==> flow/design.v <==
`timescale 1ns / 1ps
module D_FF #(parameter BW = 9,
								No_SOS = 4)
				 (input signed [BW-1:0]in,
				  input CLK,RESET,
				  output reg signed [BW-1:0] q_out);
	reg [BW-1:0] reg_in [ 0:No_SOS-1];
	integer i;
	wire [3:0] stage_no;
	reg [3:0] val;
	always @(posedge CLK) begin
			if (~RESET) begin
				val<=0;
			end
			else begin
				if(stage_no==No_SOS)
					val <= 0;
				else
					val <= stage_no;
			end	
		end
	assign stage_no = val+1;
	always @(posedge CLK ) begin
		if (~RESET) begin
			for(i = 0; i < No_SOS; i = i+1) begin
				reg_in[i] <= 0;
			end	
		end
		else begin
				reg_in[val] <= in;
		end		
	end
		always @(stage_no) begin
			if(~RESET) begin
				q_out = 0;
			end
			else begin
				q_out = reg_in[val];
			end
		end	
endmodule 
Tool chain data of D_FF
Tool output for the design above, in the order of the flow.
Line numbers count from 1 in the design file above.
Cell names lack the library's common part.
{"block": "inputs", "top": "D_FF", "clk_port": "CLK", "library": "sky130hd", "corner": "tt_025C_1v80"}

Word level
Counts by Yosys on the flattened word-level netlist (proc, flatten, opt, wreduce; memories kept). Print and check cells are left out. Cells with the same type and inputs are merged into one.
Yosys's memory passes give these memory sizes; they may raise the number of words (mostly to a power of two), join words into wider ones and drop unused or constant bits.
{"block": "classes", "add_sub_neg": 1, "eq_ne": 1, "muxes": 9, "n_logic": 1, "reduce_and_logical": 2}
{"block": "op_table", "op": "9-bit 2-to-1 mux", "n": 3}
{"block": "op_table", "op": "9-bit OR reduction", "n": 1}
{"block": "op_table", "op": "2-bit 2-to-1 mux", "n": 3}
{"block": "op_table", "op": "4-bit by 1-bit adder with 4-bit output (second input constant)", "n": 1}
{"block": "op_table", "op": "4-bit by 3-bit == test with 1-bit output (second input constant)", "n": 1}
{"block": "op_table", "op": "1-bit 2-to-1 mux", "n": 3}
{"block": "op_table", "op": "2-bit OR reduction", "n": 1}
{"block": "op_table", "op": "1-bit NOT", "n": 1}
{"block": "bits", "reg_bits": 4, "ram_bits": 36, "mem_count": 1, "inputBits": 11}
{"block": "mem_list", "memory": "reg_in", "size": 4, "word_bits": 9, "line_no": 7, "rtl": "reg [BW-1:0] reg_in [ 0:No_SOS-1];"}

Longest topological paths
Depth = most cells in a row (Yosys ltp): at word level without a register or memory, in the mapped netlist without a sequential cell, where the memories' decode and read muxes count.
{"block": "logic_depth", "depth_word": 4, "abc_area": 0, "ltp_mapped": 4}

After synthesis
The flow's flattened synthesis, as Yosys stat reports it; memories are mapped. The netlist is that of the ABC_AREA named above (0 if unset); the other value can give another one.
The area totals of this step are shown rounded.
{"block": "mapped", "cells": 135, "synth_area_um2": 1860, "sequential_area_um2": 1160, "ff_cells": 40}
{"block": "types", "cell_type": "edfxtp_1", "n": 36}
{"block": "types", "cell_type": "and2_1", "n": 36}
{"block": "types", "cell_type": "mux2i_1", "n": 19}
{"block": "types", "cell_type": "dfxtp_1", "n": 4}
{"block": "types", "cell_type": "buf_6", "n": 5}
{"block": "types", "cell_type": "o22ai_1", "n": 9}
{"block": "types", "cell_type": "nand2b_1", "n": 6}
{"block": "types", "cell_type": "buf_4", "n": 3}
{"block": "types", "cell_type": "nand2_1", "n": 5}
{"block": "types", "cell_type": "nor3b_4", "n": 1}
{"block": "types", "cell_type": "and3b_1", "n": 2}
{"block": "types", "cell_type": "ha_1", "n": 1}
{"block": "types", "cell_type": "a21oi_1", "n": 2}
{"block": "types", "cell_type": "a21boi_1", "n": 1}
{"block": "types", "cell_type": "nand3b_1", "n": 1}
{"block": "types", "cell_type": "buf_2", "n": 1}
{"block": "types", "cell_type": "nand3_1", "n": 1}
{"block": "types", "cell_type": "o21ai_0", "n": 1}
{"block": "types", "cell_type": "nor2_1", "n": 1}

Timing after synthesis
OpenSTA on the mapped netlist: ideal clock, no wires. The path of least setup slack (recovery checks aside). Input and output delay are each 20% of the period. Register names are those of the netlist, which keeps one name where synthesis merged equal registers.
{"block": "synth_path", "path_kind": "reg-to-reg", "from": "register val[0]", "to": "memory reg_in[0][0]", "tclk_ns": 2.8, "launch_ns": 0.000, "arrival_time_ns": 1.271, "required_time_ns": 2.413, "setup_slack_ns": 1.141, "delay_ns": 1.658, "path_stages": 4, "period_less_setup_slack_ns": 1.659}
"delay_ns" = arrival - input delay + setup time.
"path_stages" counts driving pins, that of a launching flip-flop among them; a cell with two outputs on the path counts twice.
"period_less_setup_slack_ns" is the clock period less the worst setup slack; recovery checks do not enter. This is arithmetic on one report: input and output delays are still those of the set period (20% each).
Between the ends stands the longest chain of elaborated cells between them, by number of cells; it is not shown to be the way that was timed. Of several equally long chains one is given.
A line is the first line of the expression or statement that the cell stems from. Yosys adds cells for indexed reads and writes and turns some case tables into memories.
At most two assigning lines are given for a register; there are more.
{"block": "synth_via", "path_cell_list": "dfxtp_1 buf_6 buf_6 o21ai_0", "elab_chain_len": 2, "cells_between": 2, "lines_between": 1, "classes_between": "mux: 2"}
{"block": "synth_rtl", "item": "start: declaration", "line_no": 10, "rtl": "reg [3:0] val;"}
{"block": "synth_rtl", "item": "start: assignment", "line_no": 13, "rtl": "val<=0;"}
{"block": "synth_rtl", "item": "start: assignment", "line_no": 19, "rtl": "val <= stage_no;"}
{"block": "synth_rtl", "item": "2-bit 2-to-1 mux", "line_no": 24, "rtl": "if (~RESET) begin"}
{"block": "synth_rtl", "item": "2-bit 2-to-1 mux"}
{"block": "synth_rtl", "item": "end: declaration", "line_no": 7, "rtl": "reg [BW-1:0] reg_in [ 0:No_SOS-1];"}

Worst path after layout
From the final timing report of entry A: the path of least setup slack in the routed layout; clock arrival at registers is part of the times.
{"block": "layout_path", "path_kind": "reg-to-output", "from": "register (name not given)", "to": "output port q_out[1]", "tclk_ns": 1.62, "launch_ns": 0.29, "arrival_time_ns": 1.49, "required_time_ns": 1.30, "setup_slack_ns": -0.19, "path_stages": 7}
{"block": "layout_via", "path_cell_list": "dfxtp_2 buf_8 buf_12 buf_16 mux2i_2 o22ai_2 buf_2"}
{"block": "layout_rtl", "item": "end: declaration", "line_no": 6, "rtl": "output reg signed [BW-1:0] q_out);"}
No chain of elaborated cells between the ends is given.

Data sheet: physical implementation of D_FF

Stored flow runs of D_FF (2 of them; Yosys, OpenROAD, sky130hd). They differ in their settings and are not a sequence. Constraints: input delay and output delay 20% of the set period each, output load 0.01 pF.
"clock_period_reached_ns": clock period set for the run, less the worst setup slack. It is reckoned from that one timing run; input and output delays stay at 20% of the period that was set.
"worst_path_allowed_less_slack_ns" = time allowed to the worst setup path (clock period - input delay - output delay, where it has them) - its slack; a late launch clock adds to it, a late capture clock takes from it.
"fin_power_w" is the tool's figure for a default switching activity; nothing was simulated.
Values from the reports are rounded here.

{"run": "entry A", "settings": { "period_ns": 1.62, "CORE_UTILIZATION": 47, "SETUP_SLACK_MARGIN": 0.48, "PLACE_DENSITY_LB_ADDON": 0.28, "CORE_MARGIN": 3, "CELL_PAD_IN_SITES_DETAIL_PLACEMENT": 0, "GPL_TIMING_DRIVEN": 0, "CTS_CLUSTER_DIAMETER": 264, "CAP_MARGIN": 20, "SLEW_MARGIN": 20 }, "results": { "post_route_util_pct": 75.0, "setup_tns_ns": -1.40, "design_die_area_um2": 4750, "yosys.chip_area_um2": 1860, "clock_period_reached_ns": 1.814, "fin_hold_ws_ns": 0.533, "fin_power_w": 0.00268, "fin_ws_ns": -0.194, "worst_path_allowed_less_slack_ns": 1.49, "worst_path_kind": "reg-to-output", "finish.stdcell_area_um2": 2810 }}
{"run": "entry B", "settings": { "period_ns": 2.06, "CORE_UTILIZATION": 50, "SETUP_SLACK_MARGIN": -0.19, "PLACE_DENSITY": 0.52, "CORE_ASPECT_RATIO": 1.12, "CELL_PAD_IN_SITES_GLOBAL_PLACEMENT": 1, "CELL_PAD_IN_SITES_DETAIL_PLACEMENT": 0, "TNS_END_PERCENT": 65, "GPL_ROUTABILITY_DRIVEN": 1, "CAP_MARGIN": 0, "SLEW_MARGIN": 20, "CORE_MARGIN": 2 }, "results": { "post_route_util_pct": 63.3, "setup_tns_ns": -0.061, "design_die_area_um2": 4230, "yosys.chip_area_um2": 1860, "clock_period_reached_ns": 2.114, "fin_hold_ws_ns": 0.494, "fin_power_w": 0.00191, "fin_ws_ns": -0.054, "worst_path_allowed_less_slack_ns": 1.29, "worst_path_kind": "input-to-output", "finish.stdcell_area_um2": 2260 }}
